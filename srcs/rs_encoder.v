==> flow/design.v <==
module rs_enc_ser#(
    parameter N = 7,
    parameter K = 3
)(
    input wire         clk,
    input wire         reset,
    input wire         data_in,
    input wire         clk_data_in,
    output wire[N-1:0] data_out,
    output wire        clk_data_out
);
reg [K-1:0] msg_in;
reg [K-1:0] msg_in_temp;
reg   [1:0] msg_in_count;
reg [1:0] clk_data_in_buf;
wire      clk_data_in_posedge;
assign clk_data_in_posedge = clk_data_in_buf[0] & ~clk_data_in_buf[1];
reg rs_enc_clk;
assign clk_data_out = rs_enc_clk;
rs_enc#(N, K) rs_enc(rs_enc_clk, reset, msg_in, data_out);
always @(posedge clk, posedge reset) begin
    if (reset) begin
        msg_in <= 0;
        msg_in_temp <= 0;
        msg_in_count <= 0;
        clk_data_in_buf[0] <= clk_data_in;
        clk_data_in_buf[1] <= clk_data_in_buf[0];
        rs_enc_clk <= 0;
    end else begin
        clk_data_in_buf[0] <= clk_data_in;
        clk_data_in_buf[1] <= clk_data_in_buf[0];
        if (clk_data_in_posedge) begin
            case (msg_in_count)
            2'b00: begin
                msg_in_count <= msg_in_count + 1;
                msg_in_temp[0] <= data_in;
            end
            2'b01: begin
                msg_in_count <= msg_in_count + 1;
                msg_in_temp[1] <= data_in;
            end
            2'b10: begin 
                msg_in_count <= 0;
                msg_in_temp[2] <= data_in;
                msg_in <= {data_in, msg_in_temp[1:0]};
                rs_enc_clk <= 1'b1;
            end
            endcase
        end
        if (msg_in_count == 2'b00) begin
            rs_enc_clk <= 1'b0;
        end
    end
end
endmodule
module rs_enc#(
    parameter N = 7,
    parameter K = 3
)(
    input wire         clk,
    input wire         reset,
    input wire [K-1:0] data_in,
    output reg [N-1:0] data_out
);
wire [N-1:0] msg_enc_in;
genvar i;
generate
for (i = 0; i < K; i = i + 1)
    assign msg_enc_in[N-K+i] = data_in[i];
endgenerate
genvar j;
generate
for (j = 0; j < N-K; j = j + 1)
    assign msg_enc_in[j] = 1'b0;
endgenerate
wire [N-1:0] gen_poly;
assign gen_poly = 7'b0010011;
wire [N-K-1:0] msg_enc_out;
reg [K-1:0] msg_in_buf [K-1:0];
poly_div_pip poly_div(clk, reset, msg_enc_in, gen_poly, msg_enc_out);
always @(posedge clk, posedge reset) begin :da_block
    integer i;
    if (reset) begin
        data_out <= 0;
        for (i = 0; i < K; i = i + 1)
            msg_in_buf[i] <= 0;
    end
    else begin
        msg_in_buf[0] <= msg_enc_in[N-1:N-K];
        for (i = 0; i < K - 1; i = i + 1)
            msg_in_buf[i + 1] <= msg_in_buf[i];
        data_out <= { msg_enc_out, msg_in_buf[K-1] };
    end
end
endmodule
module poly_div(
    input wire       clk,
    input wire       reset,
    input wire [6:0] dividend,
    input wire [6:0] divisor,
    output reg       done,
    output reg [3:0] remainder
);
reg [1:0] count;
reg [6:0] dividend_buf;
reg [6:0] divisor_buf;
always @(posedge clk, posedge reset) begin
    if (reset) begin
        count        <= 0;
        dividend_buf <= 0;
        divisor_buf  <= 0;
        done         <= 0;
        remainder    <= 0;
    end
    else begin
        if (count == 0) begin
            count <= count + 1;
            done <= 0;
            divisor_buf <= divisor;
            if (dividend[6])
                dividend_buf <= dividend ^ (divisor << 2);
            else
                dividend_buf <= dividend;
        end
        else if (count == 1) begin
            count <= count + 1;
            if (dividend_buf[5])
                dividend_buf <= dividend_buf ^ (divisor_buf << 1);
        end
        else if (count == 2) begin
            done  <= 1;
            count <= 0;
            if (dividend_buf[4])
                remainder <= dividend_buf ^ divisor_buf;
            else
                remainder <= dividend_buf;
        end
    end
end
endmodule
module poly_div_pip(
    input wire       clk,
    input wire       reset,
    input wire [6:0] dividend,
    input wire [6:0] divisor,
    output reg [3:0] remainder
);
reg [6:0] dividend_buf [1:0];
reg [6:0] divisor_buf  [1:0];
always @(posedge clk, posedge reset) begin
    if (reset) begin
        dividend_buf[0] <= 0;
        dividend_buf[1] <= 0;
        divisor_buf[0]  <= 0;
        divisor_buf[1]  <= 0;
        remainder    <= 0;
    end
    else begin
        divisor_buf[0] <= divisor;
        if (dividend[6])
            dividend_buf[0] <= dividend ^ (divisor << 2);
        else
            dividend_buf[0] <= dividend;
        divisor_buf[1] <= divisor_buf[0];
        if (dividend_buf[0][5])
            dividend_buf[1] <= dividend_buf[0] ^ (divisor_buf[0] << 1);
        else
            dividend_buf[1] <= dividend_buf[0];
        if (dividend_buf[1][4])
            remainder <= dividend_buf[1] ^ divisor_buf[1];
        else
            remainder <= dividend_buf[1];
    end
end
endmodule
module par_to_ser#(
    parameter N = 7
)(
    input wire         clk,
    input wire         reset,
    input wire         clk_data_in,
    input wire [N-1:0] data_in,
    output reg         clk_data_out,
    output reg         data_out
);
reg [1:0] clk_data_in_buf;
wire      clk_data_in_posedge;
assign clk_data_in_posedge = clk_data_in_buf[0] & ~clk_data_in_buf[1];
reg [N-1:0] data_out_buffer;
reg [$clog2(N):0] data_out_cnt;
always @(posedge clk, posedge reset) begin
    if (reset) begin
        clk_data_in_buf <= 0;
        data_out_buffer <= 0;
        data_out_cnt    <= 0;
        clk_data_out <= 0;
        data_out     <= 0;
    end
    else begin
        clk_data_in_buf[0] <= clk_data_in;
        clk_data_in_buf[1] <= clk_data_in_buf[0];
        if (clk_data_in_posedge) begin
            data_out_buffer <= data_in[N-1:1];
            data_out        <= data_in[0];
            data_out_cnt    <= N-1;
            clk_data_out    <= 1'b1;
        end
        if (clk_data_out) begin
            clk_data_out <= 1'b0;
        end
        else if (data_out_cnt > 0) begin
            data_out_cnt    <= data_out_cnt - 1;
            data_out_buffer <= data_out_buffer[N-1:1];
            data_out        <= data_out_buffer[0];
            clk_data_out    <= 1'b1;
        end
    end
end
endmodule
module rs_enc_validator#(
    parameter DELAY = 3
)(
    input wire  clk,
    input wire  reset,
    output wire clk_data_out
);
reg [$clog2(DELAY)-1:0] counter;
assign clk_data_out = counter == DELAY ? clk : 1'b0;
always @(posedge clk, posedge reset) begin
    if (reset) begin
        counter <= 0;
    end
    else begin
        if (counter < DELAY)
            counter <= counter + 1;
    end
end
endmodule
# Step by step through the tools: par_to_ser
# Tool output for the design above, in the order of the flow.
# Line numbers count from 1 in the design file above.
# Library cell names are shortened.
# A cell with n/a has no value.
dict set report inputs {
  design {par_to_ser}
  clock_port {clk}
  lib {sky130hd}
  corner {tt_025C_1v80}
}

# Word-level counts
# Yosys after proc, flatten, opt, wreduce and memory -nomap, before mapping. Enables and synchronous resets that opt folds into registers are not counted as muxes. Memory bits, and registers merged into a memory's read port (data or address), are not among the register bits. Print and check cells are not counted. Equal cells are merged and count once.
dict set report bits {
  regBits 15
  inputBits 10
  out_inout_bits 2
}
dict set report classes {
  n_addsub 1
  cmp 1
  mux 12
  n_logic 2
}
# op n
set ops {}
lappend ops {{two-way mux 7 bit} 3}
lappend ops {{two-way mux 4 bit} 3}
lappend ops {{two-way mux 1 bit} 6}
lappend ops {{subtractor 4 x 1 -> 4 bit (second input constant)} 1}
lappend ops {{> comparator 4 x 1 -> 1 bit (second input constant)} 1}
lappend ops {{AND 1 bit} 1}
lappend ops {{inverter 1 bit} 1}

# Depth
# Yosys ltp: most cells in a row. Word level: on the elaborated netlist, between registers, memories and ports. Mapped: between sequential cells and ports; inverters and the memories' decode and read muxes count.
dict set report depth {
  depth_word 5
  abc_area 0
  ltp_mapped 5
}

# Mapped cells and area
# The flow's flattened synthesis, as Yosys stat reports it; memories are mapped. The netlist is that of the ABC_AREA named above (0 if unset); the other value can give another one.
# The area totals of this step are shown rounded.
# cell_type n area_total_um2
set by_type {}
lappend by_type {dfrtp_1 15 375.36}
lappend by_type {mux2_4 7 105.101}
lappend by_type {mux2_2 7 78.826}
lappend by_type {mux2i_1 2 20.019}
lappend by_type {a21oi_1 3 15.014}
lappend by_type {inv_1 4 15.014}
lappend by_type {nor2b_4 1 13.763}
lappend by_type {ha_1 1 12.512}
lappend by_type {nor3b_2 1 12.512}
lappend by_type {buf_6 1 11.261}
lappend by_type {nor2_1 3 11.261}
lappend by_type {nor2_4 1 11.261}
lappend by_type {a22o_1 1 8.758}
lappend by_type {or2b_2 1 8.758}
lappend by_type {xnor2_1 1 8.758}
lappend by_type {a22oi_1 1 7.507}
lappend by_type {nand2_1 2 7.507}
lappend by_type {nor4_1 1 6.256}
dict set report synth_totals {
  cell_count 53
  area_um2 729.4
  flip_flops 15
  n_buf 1
}

# Timing after synthesis
# OpenSTA on the mapped netlist: ideal clock, no wires. The path of least setup slack (recovery checks aside). Input and output delay are each 20% of the period. Register names are those of the netlist, which keeps one name where synthesis merged equal registers.
dict set report synth_timing {
  path_type {flip-flop to flip-flop}
  startpoint {register data_out_cnt[0]}
  endpoint {register data_out}
  clock_period_ps 2880
  t_first_pin_ps 0
  arrival_time_ps 1350
  t_required_ps 2755
  slack_ps 1405
  delay_ps 1475
  driving_pins 6
  period_less_setup_slack_ps 1475
}
# "delay_ps" is the arrival time less input delay plus setup time.
# "driving_pins" counts driving pins, that of a launching flip-flop among them; a cell with two outputs on the path counts twice.
# "period_less_setup_slack_ps" = period - worst setup slack (recovery checks aside). The figure is calculated, with input and output delays left at 20% of the set period.
# Between the ends stands the longest chain of elaborated cells between them, by number of cells; it is not shown to be the way that was timed. Of several equally long chains one is given.
# Each line given opens the expression or statement behind the cell; cells for indexed reads and writes are added by Yosys, which also makes memories of some case tables.
# A register here has more assigning lines than the two given.
dict set report synth_between {
  path_cell_list {dfrtp_1 -> inv_1 -> ha_1 -> nor3b_2 -> nor2_4 -> mux2_2}
  elab_chain_cells 3
  cells_between 3
  lines_between 2
  classes_between {1 x compare; 2 x mux}
}
# item line
set synth_rtl {}
lappend synth_rtl {{start, declared} 190} ;# reg [$clog2(N):0] data_out_cnt;
lappend synth_rtl {{start, assigned} 205} ;# data_out_cnt    <= N-1;
lappend synth_rtl {{start, assigned} 212} ;# data_out_cnt    <= data_out_cnt - 1;
lappend synth_rtl {{> comparator 4 x 1 -> 1 bit} 211} ;# else if (data_out_cnt > 0) begin
lappend synth_rtl {{two-way mux 1 bit} 211}
lappend synth_rtl {{two-way mux 1 bit} 208} ;# if (clk_data_out) begin
lappend synth_rtl {{end, assigned} 204} ;# data_out        <= data_in[0];
lappend synth_rtl {{end, assigned} 214} ;# data_out        <= data_out_buffer[0];
lappend synth_rtl {{end, declared} 184} ;# output reg         data_out

# Timing after layout
# Path of least setup slack in the final report of job 1 (OpenROAD, finished layout, wires in). Where an end is a register, its clock arrival counts in the times.
# The report prints the path's times to 10 ps; the period is as set.
dict set report layout_timing {
  path_type {flip-flop to flip-flop}
  startpoint {register data_out_cnt[1]}
  endpoint {register data_out_buffer[0]}
  clock_period_ps 2030
  t_first_pin_ps 280
  arrival_time_ps 1630
  t_required_ps 2200
  slack_ps 570
  driving_pins 7
}
# Between the ends stands the longest chain of elaborated cells between them, by number of cells; it is not shown to be the way that was timed. Of several equally long chains one is given.
# A register here has more assigning lines than the two given.
dict set report layout_between {
  path_cell_list {dfrtp_1 -> inv_1 -> ha_4 -> nor3b_4 -> nor2_4 -> buf_4 -> mux2_2}
  elab_chain_cells 3
  cells_between 3
  lines_between 2
  classes_between {1 x compare; 2 x mux}
}
# item line
set layout_rtl {}
lappend layout_rtl {{start, declared} 190} ;# reg [$clog2(N):0] data_out_cnt;
lappend layout_rtl {{start, assigned} 205} ;# data_out_cnt    <= N-1;
lappend layout_rtl {{start, assigned} 212} ;# data_out_cnt    <= data_out_cnt - 1;
lappend layout_rtl {{> comparator 4 x 1 -> 1 bit} 211} ;# else if (data_out_cnt > 0) begin
lappend layout_rtl {{two-way mux 7 bit} 211}
lappend layout_rtl {{two-way mux 7 bit} 208} ;# if (clk_data_out) begin
lappend layout_rtl {{end, assigned} 203} ;# data_out_buffer <= data_in[N-1:1];
lappend layout_rtl {{end, assigned} 213} ;# data_out_buffer <= data_out_buffer[N-1:1];
lappend layout_rtl {{end, declared} 189} ;# reg [N-1:0] data_out_buffer;

# Below are 2 stored runs of the flow (Yosys, OpenROAD; platform sky130hd) on par_to_ser, each with its settings and what was measured, unordered. Constraints: input delay and output delay 20% of the set period each, output load 0.01 pF.
# "clock_period_reached_ps" means the clock period less the worst setup slack. The figure is calculated, with input and output delays left at 20% of the set period.
# "worstPathTime_ps": the worst setup path's part of the clock period (all of it between registers, 20% less for each end at a port) less its slack. A launch clock that arrives late makes it longer, a capture clock that arrives late makes it shorter.
# "power.total_w" is the tool's figure for a default switching activity; nothing was simulated.
# "worstPathTime_ps" is given in steps of 10 ps.
# Results are given in rounded form.
run="job 1" settings period_ns=2.03 CORE_UTILIZATION=37 SETUP_SLACK_MARGIN=0.51 PLACE_DENSITY_LB_ADDON=0.02 CELL_PAD_IN_SITES_GLOBAL_PLACEMENT=1 TNS_END_PERCENT=20 ABC_AREA=0 GPL_ROUTABILITY_DRIVEN=1 CAP_MARGIN=10 CORE_MARGIN=2 SLEW_MARGIN=20
run="job 1" results worstPathTime_ps=1460 timing.worst_path_kind="flip-flop to flip-flop" finalCellArea_um2=998.5 total_die_area_um2=2343 yosys_chip_area_um2=729.4 tns_setup_ps=0 clock_period_reached_ps=1459 fin_util_pct=52.5 fin_ws_ps=571 power.total_w=0.001343
run="job 2" settings period_ns=1.67 CORE_UTILIZATION=69 CAP_MARGIN=20 CORE_MARGIN=2 SLEW_MARGIN=20
run="job 2" results worstPathTime_ps=1620 timing.worst_path_kind="flip-flop to flip-flop" finalCellArea_um2=887.1 total_die_area_um2=1333 yosys_chip_area_um2=729.4 tns_setup_ps=0 clock_period_reached_ps=1621 fin_util_pct=92.1 fin_ws_ps=49 power.total_w=0.001495
