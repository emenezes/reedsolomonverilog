==> flow/design.v <==
module PISO #(
    parameter N = 7
)(
    input              clk,
    input              rst,
    input  [N-1:0]     data_in,
    input              data_valid,
    output             serial_out,
    output             clk_out,
    output reg         done          
);
    reg [N-1:0] shift_reg = 0;
    reg [N-1:0] shift_reg_temp = 0;
    reg data_valid_temp = 0;
    reg [$clog2(N):0] bit_cnt = 0;
    reg busy = 0;
    always @(negedge clk or posedge rst) begin
        if (rst) begin
            shift_reg <= 0;
            shift_reg_temp <= 0;
            data_valid_temp <= 0;
            bit_cnt <= 0;
            busy <= 0;
            done <= 0;
        end else begin
            done <= 0;   
            if (!clk) begin
                if (data_valid_temp) begin
                    data_valid_temp <= 0;
                    shift_reg <= shift_reg_temp;
                    busy <= 1;
                    bit_cnt <= 0;
                end else if (data_valid) begin
                    shift_reg <= data_in;
                    shift_reg_temp <= data_in;
                    busy <= 1;
                    bit_cnt <= 0;
                end else if (busy) begin
                    if (bit_cnt == N-1) begin
                        busy <= 0;
                        bit_cnt <= 0;
                        done <= 1;   
                    end else begin
                        bit_cnt <= bit_cnt + 1;
                        shift_reg <= {shift_reg[N-2:0], 1'b0};
                    end
                end
            end else begin
                if (data_valid) begin
                    data_valid_temp <= 1;
                    shift_reg_temp <= data_in;
                end
            end
        end
    end
    assign serial_out = shift_reg[N-1];
    assign clk_out = clk && busy;
endmodule
From RTL to reports: PISO:

The steps from the RTL of PISO to its reports follow in flow order.
Line numbers count from 1 in the design file above.
Operators: Yosys type, input widths -> output width; for muxes data width and select width s.
Library cell names are shortened.
The mark n/a stands for no value.

* top: PISO
* clock input: clk
* library: sky130hd
* timing corner: tt_025C_1v80

Word-level counts:

Source: Yosys, flattened and elaborated, memories not mapped. Widths are those after wreduce. Registers that Yosys merges into a memory's read port (data or address) are not register bits. Print and check cells do not count. Equal cells are merged and count once.

* bits in registers: 13
* bits of input ports: 10
* output and inout port bits: 3
* elaborated cells: 22

* $add $sub $neg: 1
* equality and inequality tests: 2
* multiplexer cells: 12
* reduce/logical cells: 3

Operators with widths (count)
* $mux 7: 3
* $mux 4: 3
* $mux 1: 6
* $add 4x1->4 const B: 1
* $eq 4x3->1 const B: 1
* $reduce_bool 3->1: 1
* $ne 2x2->1 const B: 1
* $reduce_and 2->1: 1
* $logic_and 1x1->1: 1

Longest topological paths:

Longest topological path by Yosys (ltp), each cell counted once; first at word level (registers and memories cut), then after technology mapping (sequential cells cut; the memories' decode and read muxes count).

* depth in word-level cells: 4
* ABC_AREA: 0
* mapped depth: 6
* gate-level depth less buffers: 5

Netlist:

Yosys stat after the flow's synthesis: flattened, memories mapped to cells. It holds for the ABC_AREA given above (unset counts as 0); a run with the other value may have another netlist.

* cell count: 70
* synthesis area: 646.9 µm²
* sequential area: 325.3 µm²
* mapped flip-flops: 13
* buffers: 4

Cell types
* dfrtn_1: count 13, area in all 325.312 µm²
* a21oi_1: count 11, area in all 55.053 µm²
* a31oi_1: count 6, area in all 37.536 µm²
* nor2b_1: count 6, area in all 37.536 µm²
* ha_1: count 2, area in all 25.024 µm²
* o21ai_0: count 5, area in all 25.024 µm²
* nand2_1: count 5, area in all 18.768 µm²
* o21ai_1: count 3, area in all 15.014 µm²
* or3_1: count 2, area in all 12.512 µm²
* buf_6: count 1, area in all 11.261 µm²
* clkbuf_1: count 3, area in all 11.261 µm²
* inv_1: count 3, area in all 11.261 µm²
* nor3_1: count 2, area in all 10.01 µm²
* and3b_1: count 1, area in all 8.758 µm²
* a21o_1: count 1, area in all 7.507 µm²
* nand3b_1: count 1, area in all 7.507 µm²
* and2_1: count 1, area in all 6.256 µm²
* nand2b_1: count 1, area in all 6.256 µm²

Other cell types: 3; their cells: 3.

Wiki page: PISO / flow data

Measured data: module PISO, platform sky130hd, 2 stored runs of the flow under differing settings, order arbitrary. Input and output delays are each 20% of the period that was set; the output load is 0.01 pF.

### Run 1

Settings: `period_ns=5.89`, `CORE_UTILIZATION=67`, `PLACE_DENSITY_LB_ADDON=0.06`, `CORE_MARGIN=2`, `CELL_PAD_IN_SITES_GLOBAL_PLACEMENT=1`, `TNS_END_PERCENT=80`, `ABC_AREA=0`, `GPL_TIMING_DRIVEN=0`, `CTS_CLUSTER_SIZE=92`, `CTS_CLUSTER_DIAMETER=371`, `CAP_MARGIN=0`, `SLEW_MARGIN=30`, `MAX_ROUTING_LAYER=met4`

Unfinished; error FLW-0024 in placement.

### Run 2

Settings: `period_ns=3.08`, `CAP_MARGIN=20`, `CORE_MARGIN=2`, `CORE_UTILIZATION=40`, `SLEW_MARGIN=20`

- Summed negative setup slack: -0.133 ns
- Utilization: 0.566
- Total die area: 1955.0 µm²
- Smallest setup slack: -0.132 ns
- Cell area after synthesis: 646.9 µm²
